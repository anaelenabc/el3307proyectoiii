==> flow/design.v <==
module subsistemaDisplay (reloj, reinicio, resultadoBCD, banderaConvertida, sieteSegmentosA, sieteSegmentosB, sieteSegmentosC);
	input reloj;
	input reinicio;
	input[11:0] resultadoBCD;
	input banderaConvertida;
	output[6:0] sieteSegmentosA;
	output[6:0] sieteSegmentosB;
	output[6:0] sieteSegmentosC;
	always @(posedge reloj) begin
		if (reinicio == 1'b0) begin
			if (banderaConvertida == 1'b1) begin
				case (resultadoBCD[3:0]) 
					4'b0000: sieteSegmentosA = 7'b1111111;  
					4'b0001: sieteSegmentosA = 7'b1001111;  
					4'b0010: sieteSegmentosA = 7'b0010010;  
					4'b0011: sieteSegmentosA = 7'b0000110;  
					4'b0100: sieteSegmentosA = 7'b1001100;  
					4'b0101: sieteSegmentosA = 7'b0100100;  
					4'b0110: sieteSegmentosA = 7'b0100000;  
					4'b0111: sieteSegmentosA = 7'b0001111;  
					4'b1000: sieteSegmentosA = 7'b0000000;  
					4'b1001: sieteSegmentosA = 7'b0001100;  
				endcase
				case (resultadoBCD[7:4]) 
					4'b0000: sieteSegmentosB = 7'b1111111;  
					4'b0001: sieteSegmentosB = 7'b1001111;  
					4'b0010: sieteSegmentosB = 7'b0010010;  
					4'b0011: sieteSegmentosB = 7'b0000110;  
					4'b0100: sieteSegmentosB = 7'b1001100;  
					4'b0101: sieteSegmentosB = 7'b0100100;  
					4'b0110: sieteSegmentosB = 7'b0100000;  
					4'b0111: sieteSegmentosB = 7'b0001111;  
					4'b1000: sieteSegmentosB = 7'b0000000;  
					4'b1001: sieteSegmentosB = 7'b0001100;  
				endcase
				case (resultadoBCD[11:8])
					4'b0000: sieteSegmentosC = 7'b1111111;  
					4'b0001: sieteSegmentosC = 7'b1001111;  
					4'b0010: sieteSegmentosC = 7'b0010010;  
					4'b0011: sieteSegmentosC = 7'b0000110;  
					4'b0100: sieteSegmentosC = 7'b1001100;  
					4'b0101: sieteSegmentosC = 7'b0100100;  
					4'b0110: sieteSegmentosC = 7'b0100000;  
					4'b0111: sieteSegmentosC = 7'b0001111;  
					4'b1000: sieteSegmentosC = 7'b0000000;  
					4'b1001: sieteSegmentosC = 7'b0001100;  
				endcase
			end
			else begin
				sieteSegmentosA = 7'b1111111;
				sieteSegmentosB = 7'b1111111;
				sieteSegmentosC = 7'b1111111;
			end
		end
		else begin
			sieteSegmentosA = 7'b1111111;
			sieteSegmentosB = 7'b1111111;
			sieteSegmentosC = 7'b1111111;
		end
	end
endmodule 
## Step by step through the tools: subsistemaDisplay

Tool output for the design above, in the order of the flow.
Lines are those of the file above, counted from 1.
Operators carry their Yosys type and port widths (W data, S select, Z words).
Library cell names are shortened.
The mark n/a stands for no value.

| design | value |
|---|---|
| design top | subsistemaDisplay |
| clock input | reloj |
| library | sky130hd |
| library corner | tt_025C_1v80 |

## Word level

Counts by Yosys on the flattened word-level netlist (proc, flatten, opt, wreduce; memories kept). Register bits leave out memories and registers merged into their read ports (data or address). Print and check cells are left out. Cells with the same type and inputs are merged into one.

| word-level totals | value |
|---|---|
| register bits | 21 |
| input port bits | 15 |
| output and inout bits | 21 |
| elaborated cells | 41 |

| operators by class | value |
|---|---|
| bitwise logic cells | 1 |
| muxes and demuxes | 3 |
| equal/unequal tests | 27 |
| reductions and logical operators | 7 |

Operators by type and width:

| operator | count |
|---|---|
| $pmux W7 S10 | 3 |
| $eq A4 B3 Y1 const B | 12 |
| $reduce_bool A10 Y1 | 3 |
| $eq A4 B2 Y1 const B | 6 |
| $eq A4 B4 Y1 const B | 6 |
| $eq A4 B1 Y1 const B | 3 |
| $logic_not A4 Y1 | 3 |
| $reduce_or A2 Y1 | 1 |
| $not A1 Y1 | 1 |

## Logic depth

Longest topological path by Yosys (ltp), each cell counted once; first at word level (registers and memories cut), then after technology mapping (sequential cells cut; the memories' decode and read muxes count).

| depth | value |
|---|---|
| depth in word-level cells | 2 |
| ABC_AREA | 0 |
| gate-level depth with buffers | 5 |
| gate-level depth less buffers | 3 |

## Netlist

Source: synth_stat.txt of the flow (Yosys; design flattened, memories mapped). It holds for the ABC_AREA given above (unset counts as 0); a run with the other value may have another netlist.

Cells by type:

| cell | count | total area (um^2) |
|---|---|---|
| dfxtp_1 | 21 | 420.403 |
| buf_6 | 8 | 90.086 |
| nand3_1 | 9 | 45.043 |
| o211ai_1 | 6 | 45.043 |
| o21ai_0 | 9 | 45.043 |
| nor2_1 | 9 | 33.782 |
| a21oi_1 | 6 | 30.029 |
| a32o_1 | 3 | 30.029 |
| o211a_1 | 3 | 30.029 |
| a22o_1 | 3 | 26.275 |
| o311ai_0 | 3 | 26.275 |
| xnor2_1 | 3 | 26.275 |
| xor2_1 | 3 | 26.275 |
| nand2b_1 | 4 | 25.024 |
| a311o_2 | 2 | 22.522 |
| inv_1 | 6 | 22.522 |
| nand3b_1 | 3 | 22.522 |
| o21a_1 | 3 | 22.522 |

Other cell types: 11; their cells: 22.

| mapped netlist | value |
|---|---|
| mapped cells | 126 |
| mapped area | 0.0011261 mm^2 |
| sequential area | 0.0004204 mm^2 |
| flip-flop cells | 21 |

## Worst setup path after synthesis

OpenSTA on the mapped netlist: ideal clock, no wires. The path of least setup slack (recovery checks aside). Input and output delay are each 20% of the period. Register names are those of the netlist, which keeps one name where synthesis merged equal registers.

| path after synthesis | value |
|---|---|
| kind | input -> register |
| start point | in resultadoBCD[1] |
| end point | reg sieteSegmentosA[0] |
| external input delay | 0.358 ns |
| library setup time | 0.123 ns |
| clock period | 1.79 ns |
| time at the first pin | 0.358 ns |
| driving pins on the path | 4 |
| slack | 0.491 ns |
| buffers on the path | 2 |
| delay of the path | 0.941 ns |
| arrival time | 1.176 ns |
| synthesis period reached | 1.299 ns |

"delay of the path" is the arrival time less input delay plus setup time.
"driving pins on the path" counts driving pins, that of a launching flip-flop among them; a cell with two outputs on the path counts twice.
"synthesis period reached" is the clock period less the worst setup slack; recovery checks do not enter. This is arithmetic on one report: input and output delays are still those of the set period (20% each).
Between the ends stands the longest chain of elaborated cells between them, by number of cells; it is not shown to be the way that was timed. Of several equally long chains one is given.
Each line given opens the expression or statement behind the cell; cells for indexed reads and writes are added by Yosys, which also makes memories of some case tables.
A register here has more assigning lines than the two given.

| between the ends, after synthesis | value |
|---|---|
| path through | buf_6 or2_1 buf_6 a311o_2 |
| length of the longest elaborated chain | 2 |

Ends and longest elaborated chain, after synthesis:

| what | line | source |
|---|---|---|
| from (decl) | 4 | `input[11:0] resultadoBCD;` |
| $eq A4 B4 Y1 | 12 | `case (resultadoBCD[3:0])` |
| $pmux W7 S10 | 12 |  |
| to (assign) | 13 | `4'b0000: sieteSegmentosA = 7'b1111111;` |
| to (assign) | 14 | `4'b0001: sieteSegmentosA = 7'b1001111;` |
| to (decl) | 6 | `output[6:0] sieteSegmentosA;` |

## Worst path after layout

From the final timing report of job 2: the path of least setup slack in the routed layout; clock arrival at registers is part of the times.

| path post-layout | value |
|---|---|
| kind | register -> output |
| start point | reg sieteSegmentosA[3] |
| end point | out sieteSegmentosA[3] |
| driving pins on the path | 2 |
| clock period | 2.19 ns |
| time at the first pin | 0.30 ns |
| slack | 0.52 ns |
| buffers on the path | 1 |
| arrival time | 1.23 ns |

A register here has more assigning lines than the two given.

| between the ends, post-layout | value |
|---|---|
| path through | dfxtp_1 clkdlybuf4s50_1 |
| length of the longest elaborated chain | 0 |

Ends and longest elaborated chain, post-layout:

| what | line | source |
|---|---|---|
| from (decl) | 6 | `output[6:0] sieteSegmentosA;` |
| from (assign) | 13 | `4'b0000: sieteSegmentosA = 7'b1111111;` |
| from (assign) | 14 | `4'b0001: sieteSegmentosA = 7'b1001111;` |
| to (decl) | 6 |  |

Record of 2 stored runs of the RTL-to-layout flow on subsistemaDisplay, platform sky130hd. The runs are unordered. Constraints: input delay and output delay 20% of the set period each, output load 0.01 pF.
"period reached" means the clock period less the worst setup slack. The figure is calculated, with input and output delays left at 20% of the set period.
"critical setup path time" means the part of the period allowed to the worst setup path (the constraints hold back 20% at inputs and 20% at outputs) less its slack; where the path has registers, the arrival times of their clocks count too.
Settings: -- = not set for that run.
Results: -- = not shown.

| run | period_ns | CORE_UTILIZATION | PLACE_DENSITY_LB_ADDON | CORE_MARGIN | CELL_PAD_IN_SITES_GLOBAL_PLACEMENT | GPL_TIMING_DRIVEN | CTS_CLUSTER_DIAMETER | MAX_ROUTING_LAYER | CAP_MARGIN | SLEW_MARGIN | PLACE_DENSITY | HOLD_SLACK_MARGIN | GPL_ROUTABILITY_DRIVEN | final design utilization (%) | period reached (ns) | total negative setup slack (ns) | standard-cell area after layout (mm^2) | die outline area (mm^2) | critical setup path time (ns) | class of the worst setup path | worst slack on setup checks (ns) | worst hold slack in the final report (ns) | area of the synthesized netlist (mm^2) |
|---|---|---|---|---|---|---|---|---|---|---|---|---|---|---|---|---|---|---|---|---|---|---|---|
| job 1 | 1.92 | 61 | 0.07 | 5 | 2 | 1 | 83 | met4 | 20 | 20 | -- | -- | -- | -- | -- | -- | -- | -- | -- | -- | -- | -- | -- |
| job 2 | 2.19 | 59 | -- | 5 | -- | -- | 362 | -- | 25 | 20 | 0.52 | 0.28 | 1 | 81.8 | 1.670 | 0.000 | 0.0014426 | 0.0028821 | 1.23 | register -> output | 0.520 | 0.508 | 0.0011261 |

Job 1: no final report: placement broke off with FLW-0024
